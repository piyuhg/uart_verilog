==> flow/design.v <==
module baud_rate_gen(next_bit, baud_rate, clk, rst);
	input clk, rst;
	input [15:0] baud_rate;
	output reg next_bit;
	reg [15:0] baud_rate_reg;
	always @(posedge clk, posedge rst) begin
    		if (rst) 
			baud_rate_reg <= 16'b1;
    		else if (next_bit) 
			baud_rate_reg <= 16'b1;
         	else 
			baud_rate_reg <= baud_rate_reg + 1'b1;
	end
	always@(baud_rate, baud_rate_reg)
		next_bit = (baud_rate_reg == baud_rate);
endmodule
# Tool chain data of baud_rate_gen
# What the tools print for baud_rate_gen, step after step.
# Line numbers count from 1 in the design file above.
# Library cell names are shortened.
setup:
  design: "baud_rate_gen"
  clock: "clk"
  lib: "sky130hd"
  lib_corner: "tt_025C_1v80"

# Word-level counts
# Yosys after proc, flatten, opt, wreduce and memory -nomap, before mapping. Enables and synchronous resets that opt folds into registers are not counted as muxes. Memory bits, and registers merged into a memory's read port (data or address), are not among the register bits. Print and check cells are not counted. Equal cells are merged and count once.
word_totals:
  reg_bits: 16
  input_bits: 18
  output_inout_bits: 1
  elab_cells: 4
classes:
  n_addsub: 1
  eq_ne: 1
  mux: 1
ops:
  columns: ["cell", "n"]
  rows:
  - ["adder 16 x 1 -> 16 bit with constant B", 1]
  - ["equality test 16 bit", 1]
  - ["2-to-1 mux 16 bit", 1]

# Longest topological paths
# Yosys ltp: most cells in a row. Word level: on the elaborated netlist, between registers, memories and ports. Mapped: between sequential cells and ports; inverters and the memories' decode and read muxes count.
depth:
  word_depth: 2
  ABC_AREA: 0
  ltp_mapped: 6

# After synthesis
# Yosys stat after the flow's synthesis: flattened, memories mapped to cells. It holds for the ABC_AREA given above (unset counts as 0); a run with the other value may have another netlist.
# Totals and module areas in this step are rounded.
synth_totals:
  mapped_cells: 99
  yosys_area_mm2: 0.0009547
  seqArea_mm2: 0.0004016
  ff_cells: 16
types:
  columns: ["cell_type", "n"]
  rows:
  - ["dfrtp_1", 15]
  - ["xnor2_1", 26]
  - ["nand4_1", 9]
  - ["nor2_1", 15]
  - ["xor2_1", 4]
  - ["dfstp_2", 1]
  - ["nor4_1", 4]
  - ["nor4_4", 1]
  - ["nand3_1", 4]
  - ["nor3_1", 4]
  - ["nand2_1", 4]
  - ["ha_1", 1]
  - ["buf_6", 1]
  - ["inv_1", 3]
  - ["buf_2", 2]
  - ["clkbuf_2", 2]
  - ["and4_1", 1]
  - ["nand2b_1", 1]
  - ["nor2b_1", 1]

# Timing after synthesis
# OpenSTA on the mapped netlist: ideal clock, no wires. The path of least setup slack (recovery checks aside). Input and output delay are each 20% of the period. Register names are those of the netlist, which keeps one name where synthesis merged equal registers.
synth_path:
  path_type: "reg2out"
  startpoint: "register baud_rate_reg[0]"
  endpoint: "output port next_bit"
  period_ps: 2520
  output_delay_ps: 504
  arrival_ps: 1411
  required_time_ps: 2016
  setup_slack_ps: 605
  path_delay_ps: 1411
  driving_pins: 5
  path_buffers: 1
  period_less_setup_slack_ps: 1915
# "path_delay_ps" = arrival - input delay + setup time.
# A path that ends at an output port has no setup time.
# "driving_pins" counts driving pins, that of a launching flip-flop among them; a cell with two outputs on the path counts twice.
# "period_less_setup_slack_ps" = period - worst setup slack (recovery checks aside). The figure is calculated, with input and output delays left at 20% of the set period.
# Between the ends stands the longest chain of elaborated cells between them, by number of cells; it is not shown to be the way that was timed. Of several equally long chains one is given.
# A line is the first line of the expression or statement that the cell stems from. Yosys adds cells for indexed reads and writes and turns some case tables into memories.
# A register here has more assigning lines than the two given.
synth_via:
  cell_sequence: "dfstp_2 xnor2_1 nand4_1 nor4_4 buf_6"
  elab_chain_len: 1
synth_rtl:
  columns: ["item", "line_no", "rtl"]
  rows:
  - ["start: declaration", 5, "reg [15:0] baud_rate_reg;"]
  - ["start: assignment", 8, "baud_rate_reg <= 16'b1;"]
  - ["start: assignment", 12, "baud_rate_reg <= baud_rate_reg + 1'b1;"]
  - ["equality test 16 bit", 15, "next_bit = (baud_rate_reg == baud_rate);"]
  - ["end: declaration", 4, "output reg next_bit;"]

# Timing after layout
# Path of least setup slack in the final report of stored run 1 (OpenROAD, finished layout, wires in). Where an end is a register, its clock arrival counts in the times.
# The report prints the path's times to 10 ps; the period is as set.
layout_path:
  path_type: "in2out"
  startpoint: "input port baud_rate[7]"
  endpoint: "output port next_bit"
  period_ps: 2290
  output_delay_ps: 460
  arrival_ps: 1760
  required_time_ps: 1830
  setup_slack_ps: 70
  driving_pins: 5
  path_buffers: 2
# Between the ends stands the longest chain of elaborated cells between them, by number of cells; it is not shown to be the way that was timed. Of several equally long chains one is given.
layout_via:
  cell_sequence: "clkdlybuf4s50_1 xnor2_1 nand4_1 nor4_4 buf_2"
  elab_chain_len: 1
layout_rtl:
  columns: ["item", "line_no", "rtl"]
  rows:
  - ["start: declaration", 3, "input [15:0] baud_rate;"]
  - ["equality test 16 bit", 15, "next_bit = (baud_rate_reg == baud_rate);"]
  - ["end: declaration", 4, "output reg next_bit;"]

Module baud_rate_gen, platform sky130hd: 2 stored runs of the flow (Yosys, OpenROAD) with differing settings, in no particular order. Input and output delays are each 20% of the period that was set; the output load is 0.01 pF.
By "achievedPeriod_ps" is meant the clock period of the run minus its worst setup slack. This is arithmetic on one report: input and output delays are still those of the set period (20% each).
"worst_setup_path_time_ps" = time allowed to the worst setup path (clock period - input delay - output delay, where it has them) - its slack; a late launch clock adds to it, a late capture clock takes from it.
"final_power_uw": no workload was simulated; the value follows from the tool's default switching activity.
"worst_setup_path_time_ps" is given in steps of 10 ps.
Results are given in rounded form.

--- stored run 1 ---
==> flow/run.sh <==
#!/bin/bash
# the make line also repeats the synthesis and layout settings of config.mk as NAME=value (left out here)
make -C /OpenROAD-flow-scripts/flow DESIGN_CONFIG=/design/flow/config.mk WORK_HOME=/design/flow/orfs CLKGATE_MAP_FILE= finish
==> flow/config.mk <==
export PLATFORM = sky130hd
export DESIGN_NAME = baud_rate_gen
export DESIGN_NICKNAME = baud_rate_gen
export VERILOG_FILES = /design/flow/design.v
export SDC_FILE = /design/flow/constraint.sdc
export NUM_CORES = 4
export LEC_CHECK = 0
export CAP_MARGIN = 20
export CORE_ASPECT_RATIO = 0.64
export CORE_MARGIN = 4
export CORE_UTILIZATION = 19
export CTS_CLUSTER_DIAMETER = 397
export GPL_ROUTABILITY_DRIVEN = 0
export GPL_TIMING_DRIVEN = 1
export PLACE_DENSITY_LB_ADDON = 0.15
export SLEW_MARGIN = 20
==> flow/constraint.sdc <==
create_clock -name core_clock -period 2.29 [get_ports {clk}]
set_input_delay 0.4580 -clock core_clock [delete_from_list [all_inputs] [get_ports {clk}]]
set_output_delay 0.4580 -clock core_clock [all_outputs]
set_load 0.01 [all_outputs]

==> results, as YAML <==
results:
  final_setup_ws_ps: 72
  final_power_uw: 758.6
  finish.stdcell_area_mm2: 0.001309
  timing.setup.tns_ps: 0
  final_die_area_mm2: 0.006251
  achievedPeriod_ps: 2218
  worst_setup_path_time_ps: 1300
  timing.worst_path_kind: "in2out"
  util_pct: 27.2
  synthArea_mm2: 0.0009547

--- stored run 2 ---
==> flow/run.sh <==
#!/bin/bash
# the make line also repeats the synthesis and layout settings of config.mk as NAME=value (left out here)
make -C /OpenROAD-flow-scripts/flow DESIGN_CONFIG=/design/flow/config.mk WORK_HOME=/design/flow/orfs CLKGATE_MAP_FILE= finish
==> flow/config.mk <==
export PLATFORM = sky130hd
export DESIGN_NAME = baud_rate_gen
export DESIGN_NICKNAME = baud_rate_gen
export VERILOG_FILES = /design/flow/design.v
export SDC_FILE = /design/flow/constraint.sdc
export NUM_CORES = 4
export LEC_CHECK = 0
export CAP_MARGIN = 20
export CORE_MARGIN = 2
export CORE_UTILIZATION = 40
export SLEW_MARGIN = 20
==> flow/constraint.sdc <==
create_clock -name core_clock -period 1.42 [get_ports {clk}]
set_input_delay 0.2840 -clock core_clock [delete_from_list [all_inputs] [get_ports {clk}]]
set_output_delay 0.2840 -clock core_clock [all_outputs]
set_load 0.01 [all_outputs]

==> results, as YAML <==
results:
  synthArea_mm2: 0.0009547
  util_pct: 75.7
  finish.stdcell_area_mm2: 0.001692
  final_die_area_mm2: 0.002794
  final_setup_ws_ps: -493
  timing.setup.tns_ps: -4456
  achievedPeriod_ps: 1913
  worst_setup_path_time_ps: 1340
  timing.worst_path_kind: "in2out"
  final_power_uw: 1345
