==> flow/design.v <==
module piso(dout, din, load, shift, clk, rst);
	input [7:0]din;
	input load, shift, clk, rst;
	output reg dout;
	reg [7:0] inter;
	integer count = 0;
	always@(posedge clk) begin
		if(rst) begin
			inter <= 0;
			dout <= 0;
			count = 0;
		end
		else begin
			if(load)
				inter <= din;
			else if(shift) begin
				dout <= inter[0];
				inter <= inter>>1;
				count = count + 1;
			end
		end
	end
endmodule
Tool chain data of piso --
Tool output for the design above, in the order of the flow. Line numbers count from 1 in the design file above. Library cell names are shortened. A cell with -- has no value.
Set-up: top module piso, clock port clk, library sky130hd, corner tt_025C_1v80

Word-level counts --
Counts by Yosys on the flattened word-level netlist (proc, flatten, opt, wreduce; memories kept). Register bits leave out memories and registers merged into their read ports (data or address). Print and check cells are left out. Cells with the same type and inputs are merged into one.
Storage and ports: bits in registers 9, latch bits 0, RAM bits 0, ROM bits 0, clocked read ports x word width 0, memories 0, input port bits 12, output and inout port bits 1
Operators by class: add/sub/neg operators 0, multipliers 0, divide/modulo/power cells 0, $lt $le $gt $ge 0, equal/unequal tests 0, shift-type cells 0, multiplexer cells 2, bitwise operators 1, reduce/logical cells 2
Operator list (number):
- 2-to-1 mux 8 bit | 2
- AND reduction 2 bit | 1
- nonzero test 2 bit | 1
- inverter 1 bit | 1

Longest topological paths --
Longest topological path by Yosys (ltp), each cell counted once; first at word level (registers and memories cut), then after technology mapping (sequential cells cut; the memories' decode and read muxes count).
Logic depth: depth after elaboration 2, ABC_AREA 1, gate-level depth with buffers 6, gate-level depth less buffers 5

Netlist --
Yosys stat after the flow's synthesis: flattened, memories mapped to cells. It holds for the ABC_AREA given above (unset counts as 0); a run with the other value may have another netlist. Totals and module areas in this step are rounded.
Cell types (number):
- dfxtp_1 | 9
- nand2_1 | 25
- nand3_1 | 15
- inv_1 | 7
- nor2_8 | 1
- buf_6 | 1
- a21oi_1 | 2
- buf_4 | 1
- clkinv_2 | 1
- inv_2 | 1
Mapped netlist: cells in the netlist 63, synthesis area 433 um2, mapped flip-flops 9

Timing after synthesis --
Source: OpenSTA report_checks on the synthesized netlist (no wires, ideal clock, input and output delay 20% of the period each), path of least setup slack; recovery checks are left aside. Register names are those of the netlist, which keeps one name where synthesis merged equal registers.
Timing post-synthesis: path type input -> register, from in load, to reg inter[0], period 824 ps, external input delay 165 ps, library setup time 109 ps, time at the first pin 165 ps, arrival 570 ps, required time 715 ps, setup slack 145 ps, path delay 514 ps, stages on the path 6, synthesis period reached 679 ps
"path delay" is the arrival time less input delay plus setup time. "stages on the path": output pins that drive a net of the path, with the launching flip-flop's if there is one; two outputs of one cell count as two. "synthesis period reached" is the clock period less the worst setup slack; recovery checks do not enter. This is arithmetic on one report: input and output delays are still those of the set period (20% each). Between the ends stands the longest chain of elaborated cells between them, by number of cells; it is not shown to be the way that was timed. Of several equally long chains one is given. A line is the first line of the expression or statement that the cell stems from. Yosys adds cells for indexed reads and writes and turns some case tables into memories. A register here has more assigning lines than the two given.
On the way, post-synthesis: path through buf_6 > inv_2 > nand3_1 > nand3_1 > nand2_1 > inv_1, length of the longest elaborated chain 1, elaborated cells between the ends (all ways) 2, source lines of those cells 1
RTL lines, path post-synthesis:
- start, declared | RTL line 3 | input load, shift, clk, rst;
- 2-to-1 mux 8 bit | RTL line 14 | if(load)
- end, assigned | RTL line 15 | inter <= din;
- end, assigned | RTL line 18 | inter <= inter>>1;
- end, declared | RTL line 5 | reg [7:0] inter;

Path in the finished layout --
Path of least setup slack in the final report of flow run A (OpenROAD, finished layout, wires in). Where an end is a register, its clock arrival counts in the times. The path's times are printed in steps of 10 ps; the period is the one set.
Timing post-layout: path type register -> output, from reg dout, to out dout, period 1380 ps, output delay 280 ps, time at the first pin 250 ps, arrival 840 ps, required time 1100 ps, setup slack 270 ps, stages on the path 2
On the way, post-layout: path through dfxtp_1 > dlygate4sd2_1, length of the longest elaborated chain 0, elaborated cells between the ends (all ways) 0, source lines of those cells 0
RTL lines, path post-layout:
- start, declared | RTL line 4 | output reg dout;
- start, assigned | RTL line 10 | dout <= 0;
- start, assigned | RTL line 17 | dout <= inter[0];
- end, declared | RTL line 4

Subject: flow runs of piso

Hi,

Below are 2 stored runs of the flow (Yosys, OpenROAD; platform sky130hd) on piso, each with its settings and what was measured, unordered. Constraints: input delay and output delay 20% of the set period each, output load 0.01 pF.
"worst setup path time" is the time allowed to the run's worst setup path (the clock period less input and output delay, where it has them) less its slack. Clock arrival times count: a late capture clock shortens it, a late launch clock lengthens it.
"worst setup path time" is given in steps of 10 ps.
The measured numbers are rounded.

* Flow run A | settings: period_ns 1.38; CORE_UTILIZATION 29; PLACE_DENSITY 0.6; CORE_ASPECT_RATIO 1.59; CORE_MARGIN 5; CELL_PAD_IN_SITES_DETAIL_PLACEMENT 0; ABC_AREA 1; GPL_ROUTABILITY_DRIVEN 1; SLEW_MARGIN 5; MAX_ROUTING_LAYER met4; CAP_MARGIN 20 | results: chip area in the Yosys report 433 um2; sum of negative setup slack 0 ps; die outline area 2390 um2; utilization after layout 44.0 %; worst setup path time 840 ps; class of the worst setup path register -> output; worst slack on setup checks 268 ps
* Flow run B | settings: period_ns 1.11; CORE_UTILIZATION 54; SETUP_SLACK_MARGIN 0.03; PLACE_DENSITY 0.46; CTS_CLUSTER_SIZE 87; CAP_MARGIN 20; CORE_MARGIN 2; SLEW_MARGIN 20 | did not finish, floorplanning stopped with PDN-0185

Regards
